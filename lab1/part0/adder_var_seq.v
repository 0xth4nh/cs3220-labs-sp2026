==> flow/design.v <==
`timescale 1ns / 1ps
module adder_var_seq#(
    parameter DATA_WIDTH = 16
)(
    clk,
    rst_n,
    i_valid,         
    i_data,          
    o_valid,         
    o_data,          
    i_en             
);
    input                          clk;
    input                          rst_n;
    input  [2*DATA_WIDTH-1:0]      i_data;
    input  [1:0]                   i_valid;
    output [DATA_WIDTH:0]          o_data;
    output                         o_valid;
    input                          i_en;
    reg                            calcuate_en;
    reg    [DATA_WIDTH:0]          o_data_inner;
    reg                            o_valid_inner;
    wire   [DATA_WIDTH:0]          i_data_extend0;
    wire   [DATA_WIDTH:0]          i_data_extend1;
    assign i_data_extend0 = {{1{i_data[DATA_WIDTH - 1]}}, i_data[0+:DATA_WIDTH]};
    assign i_data_extend1 = {{1{i_data[2*DATA_WIDTH - 1]}}, i_data[DATA_WIDTH+:DATA_WIDTH]};
    always@(*)
    begin
        calcuate_en = i_valid[0] & i_valid[1] & i_en;
    end
    always@(posedge clk or negedge rst_n)
    begin
        if(!rst_n)
        begin
            o_data_inner <= {(DATA_WIDTH+1){1'b0}};
            o_valid_inner <= 1'b0;
        end
        else if(i_en)
        begin
            o_data_inner <= (calcuate_en)? (i_data_extend0 + i_data_extend1):{(DATA_WIDTH+1){1'b0}};
            o_valid_inner <= (calcuate_en)? 1'b1:1'b0;
        end
        else
        begin
            o_valid_inner <= 1'b0;
            o_data_inner <= {(DATA_WIDTH+1){1'b0}};
        end
    end
    assign o_data = o_data_inner;
    assign o_valid = o_valid_inner;
endmodule
Reports on adder_var_seq
What the tools print for adder_var_seq, step after step.
Lines are those of the file above, counted from 1.
Operators: Yosys type, input widths -> output width; for muxes data width and select width s.
Library cell names are shortened.
{"block": "design", "top_module": "adder_var_seq", "clock": "clk", "cell_library": "sky130hd", "corner": "tt_025C_1v80"}

After elaboration
Source: Yosys, flattened and elaborated, memories not mapped. Widths are those after wreduce; folded enables and synchronous resets count as part of the registers. Registers that Yosys merges into a memory's read port (data or address) are not register bits. Print and check cells do not count. Equal cells are merged and count once.
{"block": "bits", "register_bits": 18, "elab_cells": 9, "output_inout_bits": 18, "input_bits": 37}
{"block": "op_classes", "n_addsub": 1, "n_mux": 4, "n_logic": 2}
{"block": "ops", "operator": "$mux 17", "count": 2}
{"block": "ops", "operator": "$add 16x16->17", "count": 1}
{"block": "ops", "operator": "$and 1x1->1", "count": 2}
{"block": "ops", "operator": "$mux 1", "count": 2}

Depth
Yosys ltp: most cells in a row. Word level: on the elaborated netlist, between registers, memories and ports. Mapped: between sequential cells and ports; inverters and the memories' decode and read muxes count.
{"block": "depth", "word_depth": 4, "abc_area": 0, "mapped_depth": 8, "mapped_depth_nobuf": 8}

Netlist
Source: synth_stat.txt of the flow (Yosys; design flattened, memories mapped). It holds for the ABC_AREA given above (unset counts as 0); a run with the other value may have another netlist.
Totals and module areas in this step are rounded.
{"block": "mapped", "flip_flops": 18, "seq_area_um2": 450.4, "mapped_area_um2": 1419, "cells": 155, "buf_cells": 6}
{"block": "types", "cell_type": "dfrtp_1", "count": 18, "type_area_um2": 450.432}
{"block": "types", "cell_type": "ha_1", "count": 16, "type_area_um2": 200.192}
{"block": "types", "cell_type": "a21oi_1", "count": 16, "type_area_um2": 80.077}
{"block": "types", "cell_type": "a21o_1", "count": 6, "type_area_um2": 45.043}
{"block": "types", "cell_type": "o21ai_0", "count": 9, "type_area_um2": 45.043}
{"block": "types", "cell_type": "nand2_1", "count": 11, "type_area_um2": 41.29}
{"block": "types", "cell_type": "nor3_1", "count": 8, "type_area_um2": 40.038}
{"block": "types", "cell_type": "nor2_1", "count": 10, "type_area_um2": 37.536}
{"block": "types", "cell_type": "o41ai_2", "count": 2, "type_area_um2": 32.531}
{"block": "types", "cell_type": "xnor2_1", "count": 3, "type_area_um2": 26.275}
{"block": "types", "cell_type": "xor2_1", "count": 3, "type_area_um2": 26.275}
{"block": "types", "cell_type": "a211oi_1", "count": 3, "type_area_um2": 22.522}
{"block": "types", "cell_type": "buf_4", "count": 3, "type_area_um2": 22.522}
{"block": "types", "cell_type": "inv_1", "count": 6, "type_area_um2": 22.522}
{"block": "types", "cell_type": "nor3b_1", "count": 3, "type_area_um2": 22.522}
{"block": "types", "cell_type": "o21a_1", "count": 3, "type_area_um2": 22.522}
{"block": "types", "cell_type": "a31oi_4", "count": 1, "type_area_um2": 21.27}
{"block": "types", "cell_type": "fa_1", "count": 1, "type_area_um2": 20.019}
Not listed: further types 24, cells in them 33.

Timing after synthesis
Path of least setup slack by OpenSTA after synthesis, without wires, with an ideal clock, recovery checks aside; 20% of the period is set as input and as output delay. Where synthesis merged equal registers, the netlist keeps one of their names.
{"block": "synth_timing", "path_kind": "input-to-reg", "from": "input port i_data[0]", "to": "register o_data_inner[16]", "path_buffers": 0, "arrival_time_ps": 2053, "setup_time_ps": 131, "tclk_ps": 2560, "path_delay_ps": 1672, "required_ps": 2429, "in_delay_ps": 512, "path_stages": 8, "setup_slack_ps": 376, "launch_ps": 512, "period_less_setup_slack_ps": 2184}
"path_delay_ps" is the arrival time less input delay plus setup time.
"path_stages": output pins that drive a net of the path, with the launching flip-flop's if there is one; two outputs of one cell count as two.
"period_less_setup_slack_ps" is the clock period less the worst setup slack; recovery checks do not enter. This is arithmetic on one report: input and output delays are still those of the set period (20% each).
Between the ends stands the longest chain of elaborated cells between them, by number of cells; it is not shown to be the way that was timed. Of several equally long chains one is given.
A line is the first line of the expression or statement that the cell stems from. Yosys adds cells for indexed reads and writes and turns some case tables into memories.
A register here has more assigning lines than the two given.
{"block": "synth_via", "path_cell_list": "ha_1 inv_1 fa_1 and2b_1 o2111a_1 o21ai_1 a2111oi_0 o21ai_1", "elab_chain_len": 3, "cells_between": 3, "cone_lines": 2, "cone_classes": "add/sub (1); mux (2)"}
{"block": "synth_rtl", "element": "start: declaration", "line": 15, "rtl": "input  [2*DATA_WIDTH-1:0]      i_data;"}
{"block": "synth_rtl", "element": "$add 16x16->17", "line": 40, "rtl": "o_data_inner <= (calcuate_en)? (i_data_extend0 + i_data_extend1):{(DATA_WIDTH+1){1'b0}};"}
{"block": "synth_rtl", "element": "$mux 17", "line": 40}
{"block": "synth_rtl", "element": "$mux 17", "line": 38, "rtl": "else if(i_en)"}
{"block": "synth_rtl", "element": "end: assignment", "line": 35, "rtl": "o_data_inner <= {(DATA_WIDTH+1){1'b0}};"}
{"block": "synth_rtl", "element": "end: assignment", "line": 40}
{"block": "synth_rtl", "element": "end: declaration", "line": 21, "rtl": "reg    [DATA_WIDTH:0]          o_data_inner;"}

Path in the finished layout
Path of least setup slack in the final report of run 1 (OpenROAD, finished layout, wires in). Where an end is a register, its clock arrival counts in the times.
The report prints the path's times to 10 ps; the period is as set.
{"block": "layout_timing", "path_kind": "input-to-reg", "from": "input port i_data[1]", "to": "register o_data_inner[7]", "in_delay_ps": 420, "setup_slack_ps": 50, "path_stages": 8, "launch_ps": 420, "required_ps": 2250, "tclk_ps": 2120, "arrival_time_ps": 2200, "setup_time_ps": 110, "path_buffers": 2}
Between the ends stands the longest chain of elaborated cells between them, by number of cells; it is not shown to be the way that was timed. Of several equally long chains one is given.
A register here has more assigning lines than the two given.
{"block": "layout_via", "path_cell_list": "dlygate4sd2_1 buf_4 ha_1 a211o_1 a21o_4 a31oi_4 xor2_1 nor2_1", "elab_chain_len": 3, "cells_between": 3, "cone_lines": 2, "cone_classes": "add/sub (1); mux (2)"}
{"block": "layout_rtl", "element": "start: declaration", "line": 15, "rtl": "input  [2*DATA_WIDTH-1:0]      i_data;"}
{"block": "layout_rtl", "element": "$add 16x16->17", "line": 40, "rtl": "o_data_inner <= (calcuate_en)? (i_data_extend0 + i_data_extend1):{(DATA_WIDTH+1){1'b0}};"}
{"block": "layout_rtl", "element": "$mux 17", "line": 40}
{"block": "layout_rtl", "element": "$mux 17", "line": 38, "rtl": "else if(i_en)"}
{"block": "layout_rtl", "element": "end: assignment", "line": 35, "rtl": "o_data_inner <= {(DATA_WIDTH+1){1'b0}};"}
{"block": "layout_rtl", "element": "end: assignment", "line": 40}
{"block": "layout_rtl", "element": "end: declaration", "line": 21, "rtl": "reg    [DATA_WIDTH:0]          o_data_inner;"}

FLOW RESULTS
============

2 stored runs of adder_var_seq in the flow (synthesis by Yosys, layout by OpenROAD, sky130hd cells), in arbitrary order. Constraints: input delay and output delay 20% of the set period each, output load 0.01 pF.
By "achieved_period_ps" is meant the clock period of the run minus its worst setup slack. This is arithmetic on one report: input and output delays are still those of the set period (20% each).
By "worst_path_ps" is meant the share of the clock period that the worst setup path is allowed (20% is reserved at inputs, 20% at outputs), minus its slack. Clock arrival times at its registers enter into it.
By "fin_power_uw" is meant OpenSTA's value without simulated activity: inputs other than the clock are taken to toggle once in ten clock periods, and the tool carries that through the logic.
"worst_path_ps" is given in steps of 10 ps.
The results are shown rounded.

{"run": "run 1", "settings": { "period_ns": 2.12, "CORE_UTILIZATION": 21, "CAP_MARGIN": 20, "CORE_MARGIN": 2, "SLEW_MARGIN": 20 }, "results": { "design.die.area_um2": 7430, "finalUtil_pct": 38.6, "finalCellArea_um2": 2496, "achieved_period_ps": 2068, "fin_power_uw": 1138, "timing.setup.tns_ps": 0, "worst_path_ps": 1640, "critical_path_kind": "input-to-reg", "synthesis_area_um2": 1419, "setup_ws_ps": 52 }}
{"run": "run 2", "settings": { "period_ns": 1.26, "CORE_UTILIZATION": 23, "SETUP_SLACK_MARGIN": 0.18, "PLACE_DENSITY_LB_ADDON": 0.11, "HOLD_SLACK_MARGIN": 0.25, "TNS_END_PERCENT": 60, "GPL_ROUTABILITY_DRIVEN": 1, "CAP_MARGIN": 25, "SLEW_MARGIN": 15, "CORE_MARGIN": 2 }, "results": { "design.die.area_um2": 6813, "finalUtil_pct": 46.8, "finalCellArea_um2": 2788, "achieved_period_ps": 1695, "fin_power_uw": 2097, "timing.setup.tns_ps": -4362, "worst_path_ps": 1440, "critical_path_kind": "input-to-reg", "synthesis_area_um2": 1419, "setup_ws_ps": -435 }}
